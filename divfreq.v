==> flow/design.v <==
module divfreq(CLK, CLK_div, speed_control);
  input CLK;
  input int speed_control;
  output logic CLK_div;
  bit[24:0] Count;
  always @(posedge CLK)
  begin
    if(Count > speed_control)  
    begin
      Count <= 25'b0;
      CLK_div <= ~CLK_div;
    end
    else
      Count <= Count + 1'b1;
  end
endmodule
module divfreq1000HZ(CLK, CLK_div, bcd_out, score, tens_score, COM);
  input CLK;
  input logic[3:0] score, tens_score;
  output logic CLK_div;
  output logic[3:0] bcd_out;
  output logic[1:0] COM;
  bit[24:0] Count;
  always @(posedge CLK)
  begin
    if(Count > 25000)  
    begin
      Count <= 25'b0;
      CLK_div <= ~CLK_div;
    end
    else
      Count <= Count + 1'b1;
	 if(Count < 25000/2) begin
	   COM = 2'b10;
	   bcd_out = score;
	 end
	 else begin
	   COM = 2'b01;
	   bcd_out = tens_score;
	 end
  end
endmodule
* Step by step through the tools: divfreq1000HZ *
The steps from the RTL of divfreq1000HZ to its reports follow in flow order.
Line numbers count from 1 in the design file above.
A cell with - has no value.

design
  top = divfreq1000HZ
  clock port = CLK
  library = sky130hd
  timing corner = tt_025C_1v80

* Elaborated design *
Yosys after proc, flatten, opt, wreduce and memory -nomap, before mapping. Enables and synchronous resets that opt folds into registers are not counted as muxes. Memory bits, and registers merged into a memory's read port (data or address), are not among the register bits. Print and check cells are not counted. Equal cells are merged and count once.

cells by class
  add/sub/neg operators = 1
  magnitude comparators = 2
  muxes and demuxes = 2
  bitwise operators = 1

operator list
  kind                                                                     number
  25-bit by 1-bit adder with 25-bit output with constant B                 1
  25-bit by 14-bit less-than comparator with 1-bit output with constant B  1
  25-bit by 15-bit > comparator with 1-bit output with constant B          1
  4-bit 2-to-1 mux                                                         1
  2-bit 2-to-1 mux                                                         1
  1-bit NOT                                                                1

bit counts
  output and inout bits = 7
  bits of input ports = 9
  word-level cells = 10
  register bits = 32

* Longest topological paths *
Longest topological path by Yosys (ltp), each cell counted once; first at word level (registers and memories cut), then after technology mapping (sequential cells cut; the memories' decode and read muxes count).

depth
  word-level depth = 2
  ABC_AREA = 0
  gate-level depth with buffers = 7
  mapped depth without buffers = 6

* Netlist *
The flow's flattened synthesis, as Yosys stat reports it; memories are mapped. The netlist is that of the ABC_AREA named above (0 if unset); the other value can give another one.
Totals and module areas in this step are rounded.

cells by type
  cell type                  number  total area (um^2)
  sky130_fd_sc_hd__dfxtp_1   31      620.595
  sky130_fd_sc_hd__a211oi_1  15      112.608
  sky130_fd_sc_hd__xnor2_1   10      87.584
  sky130_fd_sc_hd__mux2_2    4       45.043
  sky130_fd_sc_hd__nor4_1    6       37.536
  sky130_fd_sc_hd__nand3_1   7       35.034
  sky130_fd_sc_hd__edfxtp_1  1       30.029
  sky130_fd_sc_hd__inv_1     7       26.275
  sky130_fd_sc_hd__xor2_1    3       26.275
  sky130_fd_sc_hd__ha_1      2       25.024
  sky130_fd_sc_hd__nand2_1   5       18.768
  sky130_fd_sc_hd__nand4_1   3       18.768
  sky130_fd_sc_hd__nor3_4    1       16.266
  sky130_fd_sc_hd__nor3_1    3       15.014
  sky130_fd_sc_hd__nand2b_1  2       12.512
  sky130_fd_sc_hd__clkbuf_1  3       11.261
  sky130_fd_sc_hd__nor2_1    3       11.261
  sky130_fd_sc_hd__or3_4     1       11.261

Other cell types: 13; their cells: 13.

mapped netlist
  buffer cells = 6
  cell count = 120
  sequential part of the area = 650.6 um^2
  mapped flip-flops = 32
  synthesis area = 1,247 um^2

* Timing after synthesis *
Path of least setup slack by OpenSTA after synthesis, without wires, with an ideal clock, recovery checks aside; 20% of the period is set as input and as output delay. Where synthesis merged equal registers, the netlist keeps one of their names.

timing path post-synthesis
  path type = register to register
  start = register Count[0]
  end = register CLK_div
  path slack = 0.708 ns
  library setup time = 0.291 ns
  delay of the path = 1.773 ns
  path buffers = 1
  clock period = 2.48 ns
  required time = 2.189 ns
  stages = 8
  arrival time = 1.482 ns
  time at the first pin = 0.000 ns
  synthesis period reached = 1.772 ns

"delay of the path" is the arrival time less input delay plus setup time.
"stages" counts driving pins, that of a launching flip-flop among them; a cell with two outputs on the path counts twice.
"synthesis period reached" = period - worst setup slack (recovery checks aside). The figure is calculated, with input and output delays left at 20% of the set period.
The rows between start and end are the longest chain of elaborated cells between them; the timing report does not say that the signal goes this way. Where chains are equally long, one stands for them.
A line is the first line of the expression or statement that the cell stems from. Yosys adds cells for indexed reads and writes and turns some case tables into memories.

on the way, post-synthesis
  cell sequence = sky130_fd_sc_hd__dfxtp_1 > sky130_fd_sc_hd__inv_1 > sky130_fd_sc_hd__ha_1 > sky130_fd_sc_hd__nand2b_1 > sky130_fd_sc_hd__a21oi_1 > sky130_fd_sc_hd__o21bai_1 > sky130_fd_sc_hd__clkbuf_1 > sky130_fd_sc_hd__a21o_1
  cells in the longest elaborated chain = 1
  elaborated cells between the ends (all ways) = 1
  source lines of those cells = 1
  classes of those cells = compare: 1

ends and longest elaborated chain, post-synthesis
  element                                          line  source
  from (decl)                                      23    bit[24:0] Count;
  from (assign)                                    28    Count <= 25'b0;
  from (assign)                                    32    Count <= Count + 1'b1;
  25-bit by 15-bit > comparator with 1-bit output  26    if(Count > 25000)
  to (assign)                                      29    CLK_div <= ~CLK_div;
  to (decl)                                        20    output logic CLK_div;

* Timing after layout *
From the final timing report of run 1: the path of least setup slack in the routed layout; clock arrival at registers is part of the times.

timing path post-layout
  path type = register to register
  start = register Count[11]
  end = register bcd_out[0]
  path slack = 0.04 ns
  library setup time = 0.11 ns
  required time = 1.87 ns
  stages = 6
  time at the first pin = 0.28 ns
  clock period = 1.7 ns
  arrival time = 1.83 ns
  path buffers = 1

The rows between start and end are the longest chain of elaborated cells between them; the timing report does not say that the signal goes this way. Where chains are equally long, one stands for them.

on the way, post-layout
  cell sequence = sky130_fd_sc_hd__dfxtp_4 > sky130_fd_sc_hd__or3_4 > sky130_fd_sc_hd__a31o_1 > sky130_fd_sc_hd__nor3_4 > sky130_fd_sc_hd__buf_6 > sky130_fd_sc_hd__mux2_4
  cells in the longest elaborated chain = 2
  elaborated cells between the ends (all ways) = 2
  source lines of those cells = 1
  classes of those cells = compare: 1; mux: 1

ends and longest elaborated chain, post-layout
  element                                                  line  source
  from (decl)                                              23    bit[24:0] Count;
  from (assign)                                            28    Count <= 25'b0;
  from (assign)                                            32    Count <= Count + 1'b1;
  25-bit by 14-bit less-than comparator with 1-bit output  33    if(Count < 25000/2) begin
  4-bit 2-to-1 mux                                         33
  to (assign)                                              35
  to (assign)                                              39
  to (decl)                                                21    output logic[3:0] bcd_out;

2 stored runs of divfreq1000HZ in the flow (synthesis by Yosys, layout by OpenROAD, sky130hd cells), in arbitrary order. Constraints: input delay and output delay 20% of the set period each, output load 0.01 pF.
"reached clock period" = clock period - worst setup slack. The figure is calculated, with input and output delays left at 20% of the set period.
"time used up by the worst setup path" means the part of the period allowed to the worst setup path (the constraints hold back 20% at inputs and 20% at outputs) less its slack; where the path has registers, the arrival times of their clocks count too.
"total power of the final layout" is the tool's figure for a default switching activity; nothing was simulated.
The results are shown rounded.
A setting shown as - is not set for that run.

item                                       run 1                 run 2
period_ns                                  1.7                   1.9
CORE_UTILIZATION                           16                    31
PLACE_DENSITY_LB_ADDON                     0.27                  0.11
CORE_ASPECT_RATIO                          1.07                  1.85
CELL_PAD_IN_SITES_GLOBAL_PLACEMENT         1                     0
CELL_PAD_IN_SITES_DETAIL_PLACEMENT         2                     2
ABC_AREA                                   0                     -
GPL_TIMING_DRIVEN                          0                     0
GPL_ROUTABILITY_DRIVEN                     1                     0
CTS_CLUSTER_SIZE                           96                    -
CAP_MARGIN                                 20                    15
CORE_MARGIN                                2                     2
SLEW_MARGIN                                20                    15
total negative setup slack (ns)            0.000                 0.000
full die area (um^2)                       8,519                 4,572
reached clock period (ns)                  1.658                 1.836
worst hold slack after layout (ns)         0.471                 0.519
time used up by the worst setup path (ns)  1.66                  1.84
worst setup path kind                      register to register  register to register
total power of the final layout (uW)       1,415                 1,447
worst slack on setup checks (ns)           0.042                 0.064
synthesized cell area (um^2)               1,247                 1,247
final utilization (%)                      24.2                  42.6
standard-cell area after routing (um^2)    1,842                 1,652
